==> flow/design.v <==
module spictrl (
    input wire rst,
    input wire clk,
    input  wire [7:0] txdata,
    input  wire       txstart,
    output wire [7:0] rxdata,
    output wire       busy,
    input wire slow,
    output wire spi_sck,
    output wire spi_mosi,
    input  wire spi_miso
);
  reg [3:0] bitcnt_r;
  assign busy = (bitcnt_r != 'd0);
  reg [7:0] tx_shift_r, rx_shift_r;
  assign spi_mosi = tx_shift_r[7];
  assign rxdata   = rx_shift_r;
  reg [4:0] div_cnt_r;
  always @(posedge clk) begin
    if (rst) begin
      div_cnt_r <= 0;
    end else begin
      div_cnt_r <= div_cnt_r + 5'd1;
    end
  end
  wire clk_pulse = slow ? (div_cnt_r == 'd31) : 1'b1;
  reg  clk_r;
  assign spi_sck = clk_r;
  always @(posedge clk) begin
    if (rst) begin
      tx_shift_r <= 0;
      rx_shift_r <= 0;
      bitcnt_r   <= 0;
      clk_r      <= 0;
    end else begin
      if (busy) begin
        if (clk_pulse) begin
          clk_r <= !clk_r;
          if (clk_r) begin
            tx_shift_r <= {tx_shift_r[6:0], 1'b0};
            bitcnt_r   <= bitcnt_r - 4'd1;
          end else begin
            rx_shift_r <= {rx_shift_r[6:0], spi_miso};
          end
        end
      end else begin
        if (txstart) begin
          tx_shift_r <= txdata;
          bitcnt_r   <= 4'd8;
        end
      end
    end
  end
endmodule
## From RTL to reports: spictrl

The steps from the RTL of spictrl to its reports follow in flow order.
Line numbers count from 1 in the design file above.
Cell names lack the library's common part.
A cell with - has no value.

| inputs | value |
|---|---|
| design top | spictrl |
| clock input | clk |
| library | sky130hd |
| corner | tt_025C_1v80 |

## Word level

Source: Yosys, flattened and elaborated, memories not mapped. Widths are those after wreduce. Registers that Yosys merges into a memory's read port (data or address) are not register bits. Print and check cells do not count. Equal cells are merged and count once.

| bit counts | value |
|---|---|
| register bits | 26 |
| bits of input ports | 13 |
| word-level cells | 26 |

| operators by class | value |
|---|---|
| add/subtract/negate cells | 2 |
| eq/ne operators | 3 |
| multiplexer cells | 9 |
| bitwise operators | 1 |
| reduce/logical cells | 6 |

Operators with widths:

| operator | count |
|---|---|
| 8-bit 2-to-1 mux | 4 |
| 4-bit 2-to-1 mux | 4 |
| 3-bit AND reduction | 2 |
| 5-bit by 1-bit adder with 5-bit output (second input constant) | 1 |
| 5-bit == test (second input constant) | 1 |
| 4-bit by 1-bit subtractor with 4-bit output (second input constant) | 1 |
| 4-bit nonzero test | 1 |
| 2-bit by 1-bit inequality test with 1-bit output (second input constant) | 1 |
| 2-bit inequality test (second input constant) | 1 |
| 2-bit AND reduction | 1 |
| 2-bit nonzero test | 1 |
| 1-bit inverter | 1 |
| 1-bit zero test | 1 |
| 1-bit 2-to-1 mux | 1 |

## Depth

Yosys ltp: most cells in a row. Word level: on the elaborated netlist, between registers, memories and ports. Mapped: between sequential cells and ports; inverters and the memories' decode and read muxes count.

| logic depth | value |
|---|---|
| depth in word-level cells | 4 |
| ABC_AREA | 1 |
| mapped depth | 11 |
| gate-level depth less buffers | 11 |

## Mapped cells and area

Source: synth_stat.txt of the flow (Yosys; design flattened, memories mapped). It holds for the ABC_AREA given above (unset counts as 0); a run with the other value may have another netlist.
The area totals of this step are shown rounded.

Cell types:

| cell | count | total area (um^2) |
|---|---|---|
| dfxtp_1 | 26 | 520.499 |
| nand2_1 | 35 | 131.376 |
| a21oi_1 | 16 | 80.077 |
| inv_1 | 21 | 78.826 |
| nor2_1 | 21 | 78.826 |
| o21ai_0 | 14 | 70.067 |
| nand3_1 | 12 | 60.058 |
| nand3_4 | 2 | 35.034 |
| buf_6 | 3 | 33.782 |
| ha_1 | 2 | 25.024 |
| nand3b_1 | 3 | 22.522 |
| nor2_2 | 2 | 12.512 |
| nand2_4 | 1 | 11.261 |
| buf_2 | 2 | 10.01 |
| nand2_2 | 1 | 6.256 |
| clkinv_2 | 1 | 5.005 |
| clkbuf_1 | 1 | 3.754 |
| inv_2 | 1 | 3.754 |

| mapped netlist | value |
|---|---|
| cell count | 164 |
| cell area after synthesis | 1190 um^2 |
| flip-flop cells | 26 |
| buffer cells | 6 |

## Timing after synthesis

Path of least setup slack by OpenSTA after synthesis, without wires, with an ideal clock, recovery checks aside; 20% of the period is set as input and as output delay. Where synthesis merged equal registers, the netlist keeps one of their names.

| timing after synthesis | value |
|---|---|
| path kind | flip-flop to flip-flop |
| from | reg div_cnt_r[0] |
| to | reg rx_shift_r[5] |
| period | 1.91 ns |
| time at the first pin | 0.000 ns |
| arrival time | 1.384 ns |
| slack | 0.406 ns |
| delay of the path | 1.503 ns |
| stages | 11 |
| path buffers | 1 |
| period reached after synthesis | 1.504 ns |

"delay of the path" is the arrival time less input delay plus setup time.
"stages": output pins that drive a net of the path, with the launching flip-flop's if there is one; two outputs of one cell count as two.
"period reached after synthesis" = period - worst setup slack (recovery checks aside). The figure is calculated, with input and output delays left at 20% of the set period.
Between the ends stands the longest chain of elaborated cells between them, by number of cells; it is not shown to be the way that was timed. Of several equally long chains one is given.
A line is the first line of the expression or statement that the cell stems from. Yosys adds cells for indexed reads and writes and turns some case tables into memories.

| on the way, after synthesis | value |
|---|---|
| cell sequence | dfxtp_1 ha_1 nand2_1 nor2_1 ha_1 inv_1 nand2_1 nand3_4 buf_6 o21ai_0 a21oi_1 |
| cells in the longest elaborated chain | 3 |
| elaborated cells between the ends (all ways) | 3 |

Ends and longest elaborated chain, after synthesis:

| what | line | RTL |
|---|---|---|
| start, declared | 18 | `reg [4:0] div_cnt_r;` |
| start, assigned | 21 | `div_cnt_r <= 0;` |
| start, assigned | 23 | `div_cnt_r <= div_cnt_r + 5'd1;` |
| 5-bit == test | 26 | `wire clk_pulse = slow ? (div_cnt_r == 'd31) : 1'b1;` |
| 1-bit 2-to-1 mux | 26 |  |
| 3-bit AND reduction | - |  |
| end, assigned | 32 | `rx_shift_r <= 0;` |
| end, assigned | 43 | `rx_shift_r <= {rx_shift_r[6:0], spi_miso};` |
| end, declared | 15 | `reg [7:0] tx_shift_r, rx_shift_r;` |

## Path in the finished layout

From the final timing report of flow run 1: the path of least setup slack in the routed layout; clock arrival at registers is part of the times.

| timing post-layout | value |
|---|---|
| path kind | flip-flop to output port |
| from | reg bitcnt_r[1] |
| to | out busy |
| period | 3.05 ns |
| external output delay | 0.61 ns |
| time at the first pin | 0.30 ns |
| arrival time | 1.53 ns |
| slack | 0.91 ns |
| stages | 4 |
| path buffers | 1 |

Between the ends stands the longest chain of elaborated cells between them, by number of cells; it is not shown to be the way that was timed. Of several equally long chains one is given.
A register here has more assigning lines than the two given.

| on the way, post-layout | value |
|---|---|
| cell sequence | dfxtp_1 nor2_2 nand2_4 clkdlybuf4s50_1 |
| cells in the longest elaborated chain | 1 |
| elaborated cells between the ends (all ways) | 1 |

Ends and longest elaborated chain, post-layout:

| what | line | RTL |
|---|---|---|
| start, declared | 13 | `reg [3:0] bitcnt_r;` |
| start, assigned | 33 | `bitcnt_r   <= 0;` |
| start, assigned | 41 | `bitcnt_r   <= bitcnt_r - 4'd1;` |
| 4-bit nonzero test | 14 | `assign busy = (bitcnt_r != 'd0);` |
| end, declared | 7 | `output wire       busy,` |

# Flow runs of spictrl

Design spictrl on sky130hd. What follows are 2 stored runs of the flow, each under its own settings; their order means nothing. The constraints put input and output delay at 20% of the set period each and load the outputs with 0.01 pF.
"achieved period": clock period set for the run, less the worst setup slack. It is reckoned from that one timing run; input and output delays stay at 20% of the period that was set.
"time used up by the worst setup path" means the part of the period allowed to the worst setup path (the constraints hold back 20% at inputs and 20% at outputs) less its slack; where the path has registers, the arrival times of their clocks count too.
"total power of the final layout": no workload was simulated; the value follows from the tool's default switching activity.
The measured numbers are rounded.
Among the settings, n/a means not set for that run.

| stored run | period_ns | CORE_UTILIZATION | PLACE_DENSITY_LB_ADDON | CORE_MARGIN | TNS_END_PERCENT | ABC_AREA | GPL_TIMING_DRIVEN | GPL_ROUTABILITY_DRIVEN | CTS_CLUSTER_DIAMETER | SLEW_MARGIN | MAX_ROUTING_LAYER | CAP_MARGIN | SETUP_SLACK_MARGIN | MIN_ROUTING_LAYER | post-route worst hold slack (ns) | netlist area reported by Yosys (um^2) | final setup TNS (ns) | worst slack on setup checks (ns) | total power of the final layout (uW) | overall die area (um^2) | post-layout utilization (%) | achieved period (ns) | time used up by the worst setup path (ns) | critical path type | standard-cell area of the final layout (um^2) |
|---|---|---|---|---|---|---|---|---|---|---|---|---|---|---|---|---|---|---|---|---|---|---|---|---|---|
| flow run 1 | 3.05 | 54 | 0.21 | 2 | 55 | 1 | 0 | 1 | 268 | 20 | met4 | 20 | n/a | n/a | 0.455 | 1190 | 0.000 | 0.910 | 1590 | 2590 | 72.5 | 2.140 | 1.53 | flip-flop to output port | 1470 |
| flow run 2 | 1.05 | 33 | 0.11 | 2 | 85 | n/a | 0 | n/a | 352 | 20 | n/a | 5 | 0.08 | met2 | 0.257 | 1100 | -13.4 | -0.655 | 3560 | 3820 | 55.3 | 1.705 | 1.70 | flip-flop to flip-flop | 1720 |
